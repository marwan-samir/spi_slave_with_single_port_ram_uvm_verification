==> flow/design.v <==
interface SPI_GM_IF #(
  parameter IDLE = 3'b000,
  parameter CHK_CMD = 3'b001,
  parameter WRITE = 3'b010,
  parameter READ_ADDRESS = 3'b011,
  parameter READ_DATA = 3'b100
) (input bit clk);
  logic rst_n, SS_n, MOSI, MISO, rx_valid, tx_valid ;
  logic [9:0] rx_data;
  logic [7:0] tx_data;
endinterface
interface SPI_IF #(
  parameter IDLE = 3'b000,
  parameter CHK_CMD = 3'b001,
  parameter WRITE = 3'b010,
  parameter READ_ADDRESS = 3'b011,
  parameter READ_DATA = 3'b100
) (input bit clk);
  logic rst_n, SS_n, MOSI, MISO, rx_valid, tx_valid ;
  logic [9:0] rx_data;
  logic [7:0] tx_data;
endinterface
interface wrapper_if(clk);
  input clk;
  logic rst_n;
  logic MOSI;
  logic MISO;
  logic SS_n;
endinterface 
interface wrapper_ref_if(clk);
  input clk;
  logic rst_n;
  logic MOSI_ref;
  logic MISO_ref;
  logic SS_n_ref;
endinterface
module ram_ref ( clk , rst_n , rx_valid , din , tx_valid , dout );
parameter MEM_DEPTH = 256 ;
parameter ADDR_SIZE = 8 ;
input clk , rst_n , rx_valid ;
input [9:0] din ;
output reg tx_valid ;
output reg [7:0] dout ;
reg [7:0] mem [MEM_DEPTH-1:0] ;
reg [ADDR_SIZE-1:0] addr_wr , addr_rd ;
wire [1:0] command = din [9:8] ;
wire [7:0] data = din [7:0] ;
always @( posedge clk ) begin
    if (!rst_n) begin
        addr_wr <= 0 ;
        addr_rd <= 0 ;
        dout <= 0 ;
        tx_valid <= 0 ; 
    end
    else begin
        if (rx_valid) begin
            tx_valid <= 0 ;
            case (command)
                2'b00: addr_wr <= data ;
                2'b01: mem[addr_wr] <= data ;
                2'b10: addr_rd <= data ;
                default : begin
                    dout <= mem[addr_rd] ;
                    tx_valid <= 1 ;
                end      
            endcase
        end
    end
end
endmodule
# Reports on ram_ref
# What the tools print for ram_ref, step after step.
# Line numbers count from 1 in the design file above.
# Cell names lack the library's common part.
# A cell with - has no value.
dict set report setup {
  design {ram_ref}
  clock {clk}
  cell_library {sky130hd}
  lib_corner {tt_025C_1v80}
}

# After elaboration
# Source: Yosys, flattened and elaborated, memories not mapped. Widths are those after wreduce. Registers that Yosys merges into a memory's read port (data or address) are not register bits. Print and check cells do not count. Equal cells are merged and count once.
# Memory sizes are those after Yosys's memory passes, which may raise the word count (mostly to a power of two), join words into wider ones and drop unused or constant bits.
dict set report op_classes {
  n_eq 2
  n_mux 10
  bitwise 1
  reduce_and_logical 6
}
# operator count
set ops {}
lappend ops {{8-bit two-way mux} 6}
lappend ops {{2-bit AND reduction} 3}
lappend ops {{1-bit two-way mux} 4}
lappend ops {{3-bit OR reduction} 1}
lappend ops {{2-bit by 1-bit equality test with 1-bit output (second input constant)} 1}
lappend ops {{2-bit equality test (second input constant)} 1}
lappend ops {{2-bit logical NOT} 1}
lappend ops {{1-bit inverter} 1}
lappend ops {{1-bit logical NOT} 1}
dict set report word_totals {
  regBits 17
  ramBits 2048
  clocked_rd_ports_x_width 8
  n_memories 1
  inputBits 13
  output_inout_bits 9
  word_cells 23
}
# name words word_bits read_ports wr line
set memory_table {}
lappend memory_table {mem 256 8 1 1 44} ;# reg [7:0] mem [MEM_DEPTH-1:0] ;

# Logic depth
# Longest topological path by Yosys (ltp), each cell counted once; first at word level (registers and memories cut), then after technology mapping (sequential cells cut; the memories' decode and read muxes count).
dict set report logic_depth {
  depth_word 4
  ABC_AREA 0
  mapped_depth 12
  mapped_depth_nobuf 7
}

# Synthesis result
# Yosys stat after the flow's synthesis: flattened, memories mapped to cells. It holds for the ABC_AREA given above (unset counts as 0); a run with the other value may have another netlist.
# Totals and module areas in this step are rounded.
# cell_type count area_total_um2
set types {}
lappend types {edfxtp_1 2048 6.15E+04}
lappend types {mux4_2 368 8.29E+03}
lappend types {mux2i_1 256 2.56E+03}
lappend types {nor2_1 286 1073.53}
lappend types {mux4_1 38 998.458}
lappend types {o22ai_1 90 563.04}
lappend types {dfxtp_1 25 500.48}
lappend types {buf_6 41 461.693}
lappend types {nand2_1 115 431.664}
lappend types {a22oi_1 54 405.389}
lappend types {clkbuf_1 97 364.099}
lappend types {o221ai_1 39 341.578}
lappend types {buf_12 17 340.326}
lappend types {buf_2 61 305.293}
lappend types {nand3_1 58 290.278}
lappend types {nor2b_1 28 175.168}
lappend types {nor3_1 34 170.163}
lappend types {a21oi_1 33 165.158}
# Not listed: further types 44, cells in them 270.
dict set report mapped {
  cell_count 3958
  mapped_area_um2 81000
  sequential_area_um2 62000
  ffs 2073
  buffers 249
}

# Path before layout
# Path of least setup slack by OpenSTA after synthesis, without wires, with an ideal clock, recovery checks aside; 20% of the period is set as input and as output delay. Where synthesis merged equal registers, the netlist keeps one of their names.
dict set report synth_path {
  path_kind {in2reg}
  start {input port din[9]}
  end {memory mem[101][0]}
  period_ns 4.82
  input_delay_ns 0.964
  setup_time_ns 0.370
  launch_ns 0.964
  arrival_time_ns 2.399
  t_required_ns 4.450
  setup_slack_ns 2.051
  delay_ns 1.805
  path_stages 6
  path_buffers 3
  synth_period_reached_ns 2.769
}
# "delay_ns" = arrival - input delay + setup time.
# "path_stages" counts driving pins, that of a launching flip-flop among them; a cell with two outputs on the path counts twice.
# "synth_period_reached_ns" is the clock period less the worst setup slack; recovery checks do not enter. This is arithmetic on one report: input and output delays are still those of the set period (20% each).
# The rows between start and end are the longest chain of elaborated cells between them; the timing report does not say that the signal goes this way. Where chains are equally long, one stands for them.
# A line is the first line of the expression or statement that the cell stems from. Yosys adds cells for indexed reads and writes and turns some case tables into memories.
# The path ends at the enable pin of a flip-flop; only ways to that pin are counted.
dict set report synth_between {
  path_cell_list {clkbuf_1 nor2_1 clkbuf_1 nand3_1 clkbuf_1 nor2_1}
  elab_chain_len 4
  cone_cells 7
  lines_between 3
  cone_classes {1 x eq/ne; 6 x mux}
}
# element line
set synth_lines {}
lappend synth_lines {{start: declaration} 41} ;# input [9:0] din ;
lappend synth_lines {{2-bit by 1-bit equality test with 1-bit output} 58} ;# case (command)
lappend synth_lines {{8-bit two-way mux} 58}
lappend synth_lines {{8-bit two-way mux} 56} ;# if (rx_valid) begin
lappend synth_lines {{8-bit two-way mux} 49} ;# if (!rst_n) begin
lappend synth_lines {{end: declaration} 44} ;# reg [7:0] mem [MEM_DEPTH-1:0] ;

# Worst path after layout
# From the final timing report of flow run A: the path of least setup slack in the routed layout; clock arrival at registers is part of the times.
dict set report layout_path {
  path_kind {reg2reg}
  start {register addr_rd[2]}
  end {register dout[6]}
  period_ns 1.74
  setup_time_ns 0.11
  launch_ns 0.89
  arrival_time_ns 4.03
  t_required_ns 2.53
  setup_slack_ns -1.50
  path_stages 9
  path_buffers 3
}
dict set report layout_between {
  path_cell_list {dfxtp_2 buf_4 buf_4 clkbuf_2 a21oi_1 a2111oi_4 a21oi_2 nand4_1 nand3_1}
}
# element line
set layout_lines {}
lappend layout_lines {{start: declaration} 45} ;# reg [ADDR_SIZE-1:0] addr_wr , addr_rd ;
lappend layout_lines {{start: assignment} 51} ;# addr_rd <= 0 ;
lappend layout_lines {{start: assignment} 61} ;# 2'b10: addr_rd <= data ;
lappend layout_lines {{end: declaration} 43} ;# output reg [7:0] dout ;
# No chain of elaborated cells between the ends is given.

# ram_ref through Yosys and OpenROAD on sky130hd: 2 stored runs, unordered, with their settings and measured results. The constraints put input and output delay at 20% of the set period each and load the outputs with 0.01 pF.
# By "period_less_ws_ns" is meant the clock period of the run minus its worst setup slack. This is arithmetic on one report: input and output delays are still those of the set period (20% each).
# "worst_path_time_ns" = time allowed to the worst setup path (clock period - input delay - output delay, where it has them) - its slack; a late launch clock adds to it, a late capture clock takes from it.
# "totalPower_mw" rests on the timing tool's default activity at the inputs, not on a simulated workload.
# The measured numbers are rounded.
run="flow run A" settings period_ns=1.74 CORE_UTILIZATION=25 SETUP_SLACK_MARGIN=0.36 PLACE_DENSITY_LB_ADDON=0.3 CELL_PAD_IN_SITES_GLOBAL_PLACEMENT=0 ABC_AREA=0 GPL_TIMING_DRIVEN=0 CTS_CLUSTER_SIZE=61 SLEW_MARGIN=0 CAP_MARGIN=20 CORE_MARGIN=2
run="flow run A" results totalPower_mw=107 finalUtil_pct=32.0 yosys_chip_area_um2=81000 fin_tns_ns=-969 worst_path_time_ns=3.24 critical_path_kind="reg2reg" timing.setup.ws_ns=-1.50 period_less_ws_ns=3.239 final_die_area_um2=329000 worst_hold_slack_ns=-0.008
run="flow run B" settings period_ns=2.59 CORE_UTILIZATION=48 PLACE_DENSITY_LB_ADDON=0.03 HOLD_SLACK_MARGIN=0.12 TNS_END_PERCENT=65 ABC_AREA=1 CTS_CLUSTER_DIAMETER=371 MIN_ROUTING_LAYER="met1" MAX_ROUTING_LAYER="met5" CAP_MARGIN=20 CORE_MARGIN=2 SLEW_MARGIN=20
run="flow run B" results totalPower_mw=71.4 finalUtil_pct=56.6 yosys_chip_area_um2=84100 fin_tns_ns=0.000 worst_path_time_ns=2.57 critical_path_kind="reg2reg" timing.setup.ws_ns=0.023 period_less_ws_ns=2.567 final_die_area_um2=179000 worst_hold_slack_ns=0.234
