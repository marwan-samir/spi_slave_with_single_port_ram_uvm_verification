==> flow/design.v <==
interface SPI_GM_IF #(
  parameter IDLE = 3'b000,
  parameter CHK_CMD = 3'b001,
  parameter WRITE = 3'b010,
  parameter READ_ADDRESS = 3'b011,
  parameter READ_DATA = 3'b100
) (input bit clk);
  logic rst_n, SS_n, MOSI, MISO, rx_valid, tx_valid ;
  logic [9:0] rx_data;
  logic [7:0] tx_data;
endinterface
interface SPI_IF #(
  parameter IDLE = 3'b000,
  parameter CHK_CMD = 3'b001,
  parameter WRITE = 3'b010,
  parameter READ_ADDRESS = 3'b011,
  parameter READ_DATA = 3'b100
) (input bit clk);
  logic rst_n, SS_n, MOSI, MISO, rx_valid, tx_valid ;
  logic [9:0] rx_data;
  logic [7:0] tx_data;
endinterface
interface wrapper_if(clk);
  input clk;
  logic rst_n;
  logic MOSI;
  logic MISO;
  logic SS_n;
endinterface 
interface wrapper_ref_if(clk);
  input clk;
  logic rst_n;
  logic MOSI_ref;
  logic MISO_ref;
  logic SS_n_ref;
endinterface
module RAM (din,clk,rst_n,rx_valid,dout,tx_valid);
input      [9:0] din;
input            clk, rst_n, rx_valid;
output reg [7:0] dout;
output reg       tx_valid;
reg [7:0] mem  [255:0];   
reg [7:0] Rd_Addr, Wr_Addr;
always @(posedge clk) begin
    if (~rst_n) begin
        dout <= 0;
        tx_valid <= 0;
        Rd_Addr <= 0;
        Wr_Addr <= 0;
    end
    else  begin    
        if (rx_valid) begin
            tx_valid <= 0 ; 
            case (din[9:8])
                2'b00 : begin
                    Wr_Addr <= din[7:0];
                    tx_valid <= 0 ;
                end
                2'b01 :begin
                    mem [Wr_Addr] <= din[7:0];
                    tx_valid <= 0 ;
                end 
                2'b10 :begin
                    Rd_Addr <= din[7:0];   
                    tx_valid <= 0 ;             
                end 
                2'b11 : begin
                    dout <= mem [Rd_Addr];  
                    tx_valid <= 1 ;      
                end
                default : dout<= 0 ;
            endcase
        end
    end
end
endmodule
# Step by step through the tools: RAM
# Tool output for the design above, in the order of the flow.
# Lines are those of the file above, counted from 1.
# The mark n/a stands for no value.
dict set report design {
  top_module {RAM}
  clk_port {clk}
  cell_library {sky130hd}
  lib_corner {tt_025C_1v80}
}

# Word-level counts
# Counts by Yosys on the flattened word-level netlist (proc, flatten, opt, wreduce; memories kept). Register bits leave out memories and registers merged into their read ports (data or address). Print and check cells are left out. Cells with the same type and inputs are merged into one.
# Memory sizes are those after Yosys's memory passes, which may raise the word count (mostly to a power of two), join words into wider ones and drop unused or constant bits.
dict set report op_classes {
  reduce_logical 7
  n_cmp 0
  div 0
  eq_ne 3
  n_addsub 0
  shift 0
  n_mux 10
  mul 0
  logic 0
}
# cell n
set op_table {}
lappend op_table {{2-to-1 mux 8 bit} 6}
lappend op_table {{AND reduction 2 bit} 3}
lappend op_table {{OR reduction 3 bit} 2}
lappend op_table {{== test 2 bit (second input constant)} 2}
lappend op_table {{case mux 1 bit (select 2 bit)} 2}
lappend op_table {{== test 2 x 1 -> 1 bit (second input constant)} 1}
lappend op_table {{logical NOT 2 bit} 1}
lappend op_table {{2-to-1 mux 1 bit} 2}
lappend op_table {{logical NOT 1 bit} 1}
dict set report word_totals {
  output_inout_bits 9
  input_bits 13
  n_memories 1
  latch_bits 0
  ram_bits 2048
  reg_bits 17
  mem_bits_ro 0
  wordCells 24
  clocked_rd_ports_x_width 8
}
# memory size width rd wr line
set mem_list {}
lappend mem_list {mem 256 8 1 1 42} ;# reg [7:0] mem  [255:0];

# Logic depth
# Longest topological path by Yosys (ltp), each cell counted once; first at word level (registers and memories cut), then after technology mapping (sequential cells cut; the memories' decode and read muxes count).
dict set report depth {
  word_depth 5
  ABC_AREA 0
  ltp_mapped 14
  ltp_nobuf 7
}

# Synthesis result
# The flow's flattened synthesis, as Yosys stat reports it; memories are mapped. The netlist is that of the ABC_AREA named above (0 if unset); the other value can give another one.
dict set report mapped {
  flip_flops 2073
  stdcells 4008
  buffers 248
  seqArea_um2 61999.5
  yosys_area_um2 80922.6
}
# cell_type n type_area_um2
set by_type {}
lappend by_type {sky130_fd_sc_hd__edfxtp_1 2048 6.15E+04}
lappend by_type {sky130_fd_sc_hd__mux4_2 385 8.67E+03}
lappend by_type {sky130_fd_sc_hd__mux2i_1 316 3.16E+03}
lappend by_type {sky130_fd_sc_hd__nor2_1 310 1.16E+03}
lappend by_type {sky130_fd_sc_hd__o22ai_1 91 569.296}
lappend by_type {sky130_fd_sc_hd__dfxtp_1 25 500.48}
lappend by_type {sky130_fd_sc_hd__o221ai_1 51 446.678}
lappend by_type {sky130_fd_sc_hd__buf_6 36 405.389}
lappend by_type {sky130_fd_sc_hd__nand2_1 100 375.36}
lappend by_type {sky130_fd_sc_hd__clkbuf_1 95 356.592}
lappend by_type {sky130_fd_sc_hd__buf_2 56 280.269}
lappend by_type {sky130_fd_sc_hd__a21oi_1 54 270.259}
lappend by_type {sky130_fd_sc_hd__a211oi_1 31 232.723}
lappend by_type {sky130_fd_sc_hd__a22oi_1 30 225.216}
lappend by_type {sky130_fd_sc_hd__buf_4 29 217.709}
lappend by_type {sky130_fd_sc_hd__nor2b_1 33 206.448}
lappend by_type {sky130_fd_sc_hd__nand3_1 40 200.192}
lappend by_type {sky130_fd_sc_hd__buf_8 12 180.173}
# Other cell types: 45; their cells: 266.

# Timing after synthesis
# Source: OpenSTA report_checks on the synthesized netlist (no wires, ideal clock, input and output delay 20% of the period each), path of least setup slack; recovery checks are left aside. Register names are those of the netlist, which keeps one name where synthesis merged equal registers.
dict set report synth_timing {
  path_kind {register to register}
  from {reg Rd_Addr[1]}
  to {reg dout[1]}
  slack_ps -144
  path_buffers 4
  launch_ps 0
  setup_ps 122
  arrival_ps 2382
  path_delay_ps 2504
  period_ps 2360
  required_time_ps 2238
  stages 10
  synth_period_reached_ps 2504
}
# "path_delay_ps" is the arrival time less input delay plus setup time.
# "stages" counts driving pins, that of a launching flip-flop among them; a cell with two outputs on the path counts twice.
# "synth_period_reached_ps" = period - worst setup slack (recovery checks aside). The figure is calculated, with input and output delays left at 20% of the set period.
dict set report synth_via {
  path_cell_list {sky130_fd_sc_hd__dfxtp_1 > sky130_fd_sc_hd__buf_4 > sky130_fd_sc_hd__buf_6 > sky130_fd_sc_hd__buf_2 > sky130_fd_sc_hd__clkbuf_1 > sky130_fd_sc_hd__mux4_2 > sky130_fd_sc_hd__mux4_2 > sky130_fd_sc_hd__o211ai_1 > sky130_fd_sc_hd__nor4_1 > sky130_fd_sc_hd__a221o_1}
}
# element line
set synth_rtl {}
lappend synth_rtl {{start, declared} 43} ;# reg [7:0] Rd_Addr, Wr_Addr;
lappend synth_rtl {{start, assigned} 48} ;# Rd_Addr <= 0;
lappend synth_rtl {{start, assigned} 64} ;# Rd_Addr <= din[7:0];
lappend synth_rtl {{end, declared} 40} ;# output reg [7:0] dout;
# Chain of elaborated cells between the ends: none given.

# Path in the finished layout
# From the final timing report of entry A: the path of least setup slack in the routed layout; clock arrival at registers is part of the times.
# The report prints the path's times to 10 ps; the period is as set.
dict set report layout_timing {
  path_kind {register to register}
  from {reg Rd_Addr[0]}
  to {reg dout[2]}
  arrival_ps 4170
  slack_ps -1670
  setup_ps 110
  required_time_ps 2500
  path_buffers 4
  period_ps 1680
  stages 10
  launch_ps 920
}
dict set report layout_via {
  path_cell_list {sky130_fd_sc_hd__dfxtp_4 > sky130_fd_sc_hd__buf_12 > sky130_fd_sc_hd__buf_16 > sky130_fd_sc_hd__buf_16 > sky130_fd_sc_hd__buf_12 > sky130_fd_sc_hd__mux4_2 > sky130_fd_sc_hd__mux4_2 > sky130_fd_sc_hd__o211ai_1 > sky130_fd_sc_hd__nor4_2 > sky130_fd_sc_hd__a221o_1}
}
# element line
set layout_rtl {}
lappend layout_rtl {{start, declared} 43} ;# reg [7:0] Rd_Addr, Wr_Addr;
lappend layout_rtl {{start, assigned} 48} ;# Rd_Addr <= 0;
lappend layout_rtl {{start, assigned} 64} ;# Rd_Addr <= din[7:0];
lappend layout_rtl {{end, declared} 40} ;# output reg [7:0] dout;
# Chain of elaborated cells between the ends: none given.

# Module RAM, platform sky130hd: 2 stored runs of the flow (Yosys, OpenROAD) with differing settings, in no particular order. Input and output delays are each 20% of the period that was set; the output load is 0.01 pF.
# "achieved_clock_period_ps": clock period set for the run, less the worst setup slack. It is reckoned from that one timing run; input and output delays stay at 20% of the period that was set.
# "worst_setup_path_time_ps" = time allowed to the worst setup path (clock period - input delay - output delay, where it has them) - its slack; a late launch clock adds to it, a late capture clock takes from it.
# By "design_power_uw" is meant OpenSTA's value without simulated activity: inputs other than the clock are taken to toggle once in ten clock periods, and the tool carries that through the logic.
# "worst_setup_path_time_ps" is known to 10 ps.
run="entry A" settings period_ns=1.68 CORE_UTILIZATION=22 SETUP_SLACK_MARGIN=-0.02 PLACE_DENSITY_LB_ADDON=0.12 CORE_MARGIN=9 CELL_PAD_IN_SITES_DETAIL_PLACEMENT=0 TNS_END_PERCENT=95 SLEW_MARGIN=0 MIN_ROUTING_LAYER="met2" MAX_ROUTING_LAYER="met5" CAP_MARGIN=20
run="entry A" results final_setup_tns_ps=-356945 worst_setup_path_time_ps=3350 critical_path_kind="register to register" worst_setup_slack_ps=-1666 synthesis_area_um2=80922.6 dieArea_um2=389988.0 achieved_clock_period_ps=3346 stdcell_area_um2=111501.0 holdWs_ps=297 design_power_uw=114412 fin_util_frac=0.305
run="entry B" settings period_ns=3.96 CORE_UTILIZATION=62 PLACE_DENSITY_LB_ADDON=0.2 CORE_ASPECT_RATIO=1.28 CTS_CLUSTER_DIAMETER=134 CAP_MARGIN=20 CORE_MARGIN=2 SLEW_MARGIN=20
run="entry B" results final_setup_tns_ps=0 worst_setup_path_time_ps=3780 critical_path_kind="register to register" worst_setup_slack_ps=175 synthesis_area_um2=80922.6 dieArea_um2=133448.0 achieved_clock_period_ps=3785 stdcell_area_um2=91794.3 holdWs_ps=580 design_power_uw=43510 fin_util_frac=0.706
